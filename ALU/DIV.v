==> flow/design.v <==
module DIV(
	   input clk,
	   input reset,
	   input start,
	   input signedness,
	   input [31:0] a,
	   input [31:0] b,
	   output reg busy,
	   output [31:0] q,
	   output [31:0] r);
	localparam [31:0] INITIAL_DIVISOR = 32'b1,
			  INITIAL_DIVIDEND = 32'b0;
	wire nextBusy;
	reg      quotientSign,     remainingSign,     curSignedness;
	wire nextQuotientSign, nextRemainingSign, nextCurSignedness;
	reg [31:0]      dividend,     divisor,     quotient,     remainder;
	wire [31:0] nextDividend, nextDivisor, nextQuotient, nextRemainder;
	reg [3:0] status;
	wire [3:0] nextStatus;
	localparam [3:0] STATUS_IDLE = 3'b000,
			 STATUS_LATCHING = 3'b001,
			 STATUS_REDUCING = 3'b010,
			 STATUS_COMPUTING = 3'b011,
			 STATUS_ERROR = 3'b111;
	assign q = quotientSign && curSignedness ? -quotient : quotient;
	assign r = remainingSign && curSignedness ? -remainder : remainder;
	assign nextQuotientSign  = status == STATUS_LATCHING ? (a[31] == 1) ^ (b[31] == 1) : quotientSign;
	assign nextRemainingSign = status == STATUS_LATCHING ? a[31] : remainingSign;
	assign nextCurSignedness = status == STATUS_LATCHING ? signedness : curSignedness;
	assign nextStatus = status == STATUS_IDLE && start && b == 32'b0 ? STATUS_ERROR :
			    status == STATUS_IDLE && start && b != 32'b0 ? STATUS_LATCHING :
			    status == STATUS_LATCHING && nextDivisor <= nextDividend ? STATUS_COMPUTING :
			    status == STATUS_LATCHING && nextDivisor > nextDividend ? STATUS_IDLE :
			    status == STATUS_COMPUTING && nextDivisor <= nextDividend ? STATUS_COMPUTING :
			    STATUS_IDLE;
	assign nextDividend = status == STATUS_LATCHING ? (curSignedness && a[31] == 1 ? -a : a) :
			      status == STATUS_REDUCING ? dividend >>> 1 :
			      status == STATUS_COMPUTING ? dividend - divisor :
			      status == STATUS_ERROR ? 0 :
			      dividend;
	assign nextDivisor = status == STATUS_LATCHING ? (curSignedness && b[31] == 1 ? -b : b) :
			     status == STATUS_REDUCING ? divisor >>> 1:
			     divisor;
	assign nextQuotient = status == STATUS_IDLE && start ? 0 :
			      status == STATUS_LATCHING ? 0 :
			      status == STATUS_ERROR ? -1 :
			      status == STATUS_REDUCING ? quotient :
			      status == STATUS_COMPUTING ? quotient + 1 :
			      quotient;
	assign nextRemainder = dividend;
	assign nextBusy = status != STATUS_IDLE;
	always @(posedge clk, posedge reset) begin
		if (reset) begin
			busy <= 1'b0;
			dividend <= INITIAL_DIVIDEND;
			divisor <= INITIAL_DIVISOR;
			quotient <= 32'b0;
			remainder <= 32'b0;
			quotientSign <= 1'b0;
			remainingSign <= 1'b0;
			curSignedness <= 1'b0;
			status <= STATUS_IDLE;
		end else begin  
			dividend <= nextDividend;
			divisor <= nextDivisor;
			quotient <= nextQuotient;
			remainder <= nextDividend;
			busy <= nextBusy;
			quotientSign <= nextQuotientSign;
			remainingSign <= nextRemainingSign;
			curSignedness <= nextCurSignedness;
			status <= nextStatus;
		end
	end
endmodule  
## From RTL to reports: DIV

What the tools print for DIV, step after step.
Lines are those of the file above, counted from 1.
Cell names lack the library's common part.
Not given: --

- Top: DIV
- Clock: clk
- Cell library: sky130hd
- Timing corner: tt_025C_1v80

## Word level

Yosys after proc, flatten, opt, wreduce and memory -nomap, before mapping. Memory bits, and registers merged into a memory's read port (data or address), are not among the register bits. Print and check cells are not counted. Equal cells are merged and count once.

- Flip-flop bits (word level): 103
- Word-level cells: 58
- Input port bits: 68

- $lt $le $gt $ge: 2
- Add/sub/neg operators: 6
- Equal/unequal tests: 5
- Bitwise gates (word level): 1
- Reduce/logical cells: 16
- Multiplexer cells: 20

Operator list:

| operator | number |
|---|---|
| two-way mux 32 bit | 15 |
| negation 32 bit | 4 |
| adder 32 x 1 -> 32 bit with constant B | 1 |
| subtractor 32 bit | 1 |
| > comparator 32 bit | 1 |
| <= comparator 32 bit | 1 |
| logical NOT 32 bit | 1 |
| nonzero test 32 bit | 1 |
| logical AND 1 bit | 10 |
| nonzero test 4 bit | 2 |
| two-way mux 2 bit | 4 |
| equality test 3 x 2 -> 1 bit with constant B | 2 |
| != test 4 bit with constant B | 1 |
| logical NOT 4 bit | 1 |
| equality test 3 x 1 -> 1 bit with constant B | 1 |
| equality test 3 bit with constant B | 1 |
| two-way mux 3 bit | 1 |
| AND reduction 2 bit | 1 |
| XOR 1 bit | 1 |

## Longest topological paths

Depth = most cells in a row (Yosys ltp): at word level without a register or memory, in the mapped netlist without a sequential cell, where the memories' decode and read muxes count.

- Word-level depth: 12
- ABC_AREA: 0
- Mapped depth: 21

## Netlist

Source: synth_stat.txt of the flow (Yosys; design flattened, memories mapped). It holds for the ABC_AREA given above (unset counts as 0); a run with the other value may have another netlist.

- Mapped area: 10,874.2 µm²
- Standard cells after synthesis: 1,446
- Buffer cells: 81
- Flip-flops: 103
- Sequential area: 2,578.7 µm²

Cells by type:

| cell type | number | total area (µm²) |
|---|---|---|
| dfrtp_1 | 102 | 2.55E+03 |
| ha_1 | 68 | 850.816 |
| xnor2_1 | 82 | 718.189 |
| a21oi_1 | 130 | 650.624 |
| o21ai_0 | 129 | 645.619 |
| nor2_1 | 142 | 533.011 |
| xor2_1 | 56 | 490.47 |
| nand2_1 | 126 | 472.954 |
| mux2i_1 | 30 | 300.288 |
| inv_1 | 78 | 292.781 |
| clkbuf_1 | 65 | 243.984 |
| a21o_1 | 28 | 210.202 |
| nand3_1 | 39 | 195.187 |
| o31ai_1 | 22 | 165.158 |
| a31oi_1 | 24 | 150.144 |
| nor3_1 | 27 | 135.13 |
| or3_1 | 20 | 125.12 |
| o21a_1 | 16 | 120.115 |

Not listed: further types 65, cells in them 262.

## Worst setup path after synthesis

Source: OpenSTA report_checks on the synthesized netlist (no wires, ideal clock, input and output delay 20% of the period each), path of least setup slack; recovery checks are left aside. Register names are those of the netlist, which keeps one name where synthesis merged equal registers.

- Path type: input-to-reg
- Start: in a[0]
- End: reg status[0]
- Data arrival time: 4.383 ns
- Path slack: 1.440 ns
- Period: 5.95 ns
- Input delay: 1.190 ns
- Driving pins on the path: 17
- Path buffers: 0
- Path delay: 3.320 ns
- Time at the first pin: 1.190 ns
- Library setup time: 0.127 ns
- Synthesis period reached: 4.51 ns

"path delay" is the arrival time less input delay plus setup time.
"driving pins on the path" counts driving pins, that of a launching flip-flop among them; a cell with two outputs on the path counts twice.
"synthesis period reached" is the clock period less the worst setup slack; recovery checks do not enter. This is arithmetic on one report: input and output delays are still those of the set period (20% each).
The rows between start and end are the longest chain of elaborated cells between them; the timing report does not say that the signal goes this way. Where chains are equally long, one stands for them.
A line is the first line of the expression or statement that the cell stems from. Yosys adds cells for indexed reads and writes and turns some case tables into memories.

- Cell sequence: inv_1 > ha_1 > or4b_1 > nor4_4 > nand3_1 > o21ai_1 > xor2_1 > a211oi_1 > a21oi_1 > a211o_1 > ha_1 > nand4_1 > or3_1 > nor2_1 > nand2_1 > o211ai_1 > nand2_1
- Cells in the longest elaborated chain: 10
- Elaborated cells between the ends (all ways): 13
- Classes of those cells: add/sub: 1; compare: 2; mux: 7; reduce/logical: 3

Ends and longest elaborated chain, post-synthesis:

| item | line | text |
|---|---|---|
| from (decl) | 6 | `input [31:0] a,` |
| negation 32 bit | 36 | `assign nextDividend = status == STATUS_LATCHING ? (curSignedness && a[31] == 1 ? -a : a) :` |
| two-way mux 32 bit x2 | 36 |  |
| <= comparator 32 bit | 34 | `status == STATUS_COMPUTING && nextDivisor <= nextDividend ? STATUS_COMPUTING :` |
| logical AND 1 bit | 34 |  |
| two-way mux 2 bit | 34 |  |
| two-way mux 2 bit | 33 | `status == STATUS_LATCHING && nextDivisor > nextDividend ? STATUS_IDLE :` |
| two-way mux 2 bit | 32 | `status == STATUS_LATCHING && nextDivisor <= nextDividend ? STATUS_COMPUTING :` |
| two-way mux 2 bit | 31 | `status == STATUS_IDLE && start && b != 32'b0 ? STATUS_LATCHING :` |
| two-way mux 3 bit | 30 | `assign nextStatus = status == STATUS_IDLE && start && b == 32'b0 ? STATUS_ERROR :` |
| to (assign) | 62 | `status <= STATUS_IDLE;` |
| to (assign) | 72 | `status <= nextStatus;` |

## Timing after layout

Path of least setup slack in the final report of stored run 1 (OpenROAD, finished layout, wires in). Where an end is a register, its clock arrival counts in the times.

- Path type: reg-to-reg
- Start: reg divisor[0]
- End: reg status[0]
- Path slack: -1.38 ns
- Path buffers: 1
- Period: 2.88 ns
- Library setup time: 0.12 ns
- Data arrival time: 4.50 ns
- Driving pins on the path: 21
- Time at the first pin: 0.36 ns

The rows between start and end are the longest chain of elaborated cells between them; the timing report does not say that the signal goes this way. Where chains are equally long, one stands for them.

- Cell sequence: dfstp_2 > ha_4 > inv_2 > fa_2 > a21o_1 > a221o_1 > o221ai_2 > o211ai_1 > buf_4 > a41oi_2 > a21oi_2 > xnor2_2 > o21a_1 > ha_1 > nand2_2 > or3_4 > nor2_1 > a2111oi_0 > o21a_1 > o211ai_1 > nand2_1
- Cells in the longest elaborated chain: 11
- Elaborated cells between the ends (all ways): 16
- Classes of those cells: add/sub: 1; compare: 2; mux: 10; reduce/logical: 3

Ends and longest elaborated chain, post-layout:

| item | line | text |
|---|---|---|
| from (decl) | 16 | `reg [31:0] dividend, divisor, quotient, remainder;` |
| from (assign) | 56 | `divisor <= INITIAL_DIVISOR;` |
| from (assign) | 65 | `divisor <= nextDivisor;` |
| subtractor 32 bit | 38 | `status == STATUS_COMPUTING ? dividend - divisor :` |
| two-way mux 32 bit | 38 |  |
| two-way mux 32 bit | 37 | `status == STATUS_REDUCING ? dividend >>> 1 :` |
| two-way mux 32 bit | 36 | `assign nextDividend = status == STATUS_LATCHING ? (curSignedness && a[31] == 1 ? -a : a) :` |
| <= comparator 32 bit | 34 | `status == STATUS_COMPUTING && nextDivisor <= nextDividend ? STATUS_COMPUTING :` |
| logical AND 1 bit | 34 |  |
| two-way mux 2 bit | 34 |  |
| two-way mux 2 bit | 33 | `status == STATUS_LATCHING && nextDivisor > nextDividend ? STATUS_IDLE :` |
| two-way mux 2 bit | 32 | `status == STATUS_LATCHING && nextDivisor <= nextDividend ? STATUS_COMPUTING :` |
| two-way mux 2 bit | 31 | `status == STATUS_IDLE && start && b != 32'b0 ? STATUS_LATCHING :` |
| two-way mux 3 bit | 30 | `assign nextStatus = status == STATUS_IDLE && start && b == 32'b0 ? STATUS_ERROR :` |
| to (assign) | 62 | `status <= STATUS_IDLE;` |
| to (assign) | 72 | `status <= nextStatus;` |

## Implementation results

Design DIV on sky130hd. What follows are 2 stored runs of the flow, each under its own settings; their order means nothing. The constraints put input and output delay at 20% of the set period each and load the outputs with 0.01 pF.
"period reached" is the run's clock period less its worst setup slack. It is reckoned from that one timing run; input and output delays stay at 20% of the period that was set.
"time on the worst setup path" means the part of the period allowed to the worst setup path (the constraints hold back 20% at inputs and 20% at outputs) less its slack; where the path has registers, the arrival times of their clocks count too.

### Stored run 1

==> flow/run.sh <==
#!/bin/bash
# the make line also repeats the synthesis and layout settings of config.mk as NAME=value (left out here)
make -C /OpenROAD-flow-scripts/flow DESIGN_CONFIG=/design/flow/config.mk WORK_HOME=/design/flow/orfs CLKGATE_MAP_FILE= finish
==> flow/config.mk <==
export PLATFORM = sky130hd
export DESIGN_NAME = DIV
export DESIGN_NICKNAME = DIV
export VERILOG_FILES = /design/flow/design.v
export SDC_FILE = /design/flow/constraint.sdc
export NUM_CORES = 4
export LEC_CHECK = 0
export ABC_AREA = 0
export CAP_MARGIN = 40
export CORE_ASPECT_RATIO = 0.99
export CORE_MARGIN = 3
export CORE_UTILIZATION = 26
export PLACE_DENSITY = 0.72
export SETUP_SLACK_MARGIN = 0.37
export SLEW_MARGIN = 20
==> flow/constraint.sdc <==
create_clock -name core_clock -period 2.88 [get_ports {clk}]
set_input_delay 0.5760 -clock core_clock [delete_from_list [all_inputs] [get_ports {clk}]]
set_output_delay 0.5760 -clock core_clock [all_outputs]
set_load 0.01 [all_outputs]

Results of stored run 1:
- Full die area: 44,314.5 µm²
- Period reached: 4.261 ns
- Utilization in the final report: 0.454
- Setup slack of the worst path: -1.381 ns
- Lowest hold slack: 0.555 ns
- Time on the worst setup path: 4.26 ns
- Critical path kind: reg-to-reg
- Chip area in the Yosys report: 10,874.2 µm²
- Total negative slack on setup checks: -14.208 ns

### Stored run 2

==> flow/run.sh <==
#!/bin/bash
# the make line also repeats the synthesis and layout settings of config.mk as NAME=value (left out here)
make -C /OpenROAD-flow-scripts/flow DESIGN_CONFIG=/design/flow/config.mk WORK_HOME=/design/flow/orfs CLKGATE_MAP_FILE= finish
==> flow/config.mk <==
export PLATFORM = sky130hd
export DESIGN_NAME = DIV
export DESIGN_NICKNAME = DIV
export VERILOG_FILES = /design/flow/design.v
export SDC_FILE = /design/flow/constraint.sdc
export NUM_CORES = 4
export LEC_CHECK = 0
export ABC_AREA = 0
export CAP_MARGIN = 40
export CELL_PAD_IN_SITES_GLOBAL_PLACEMENT = 1
export CORE_ASPECT_RATIO = 0.64
export CORE_MARGIN = 2
export CORE_UTILIZATION = 49
export CTS_CLUSTER_SIZE = 72
export GPL_TIMING_DRIVEN = 0
export PLACE_DENSITY = 0.78
export SLEW_MARGIN = 20
==> flow/constraint.sdc <==
create_clock -name core_clock -period 6.37 [get_ports {clk}]
set_input_delay 1.2740 -clock core_clock [delete_from_list [all_inputs] [get_ports {clk}]]
set_output_delay 1.2740 -clock core_clock [all_outputs]
set_load 0.01 [all_outputs]

Results of stored run 2:
- Full die area: 23,429.7 µm²
- Period reached: 5.776 ns
- Utilization in the final report: 0.596
- Setup slack of the worst path: 0.594 ns
- Lowest hold slack: 0.557 ns
- Time on the worst setup path: 4.50 ns
- Critical path kind: input-to-reg
- Chip area in the Yosys report: 10,874.2 µm²
- Total negative slack on setup checks: 0.000 ns
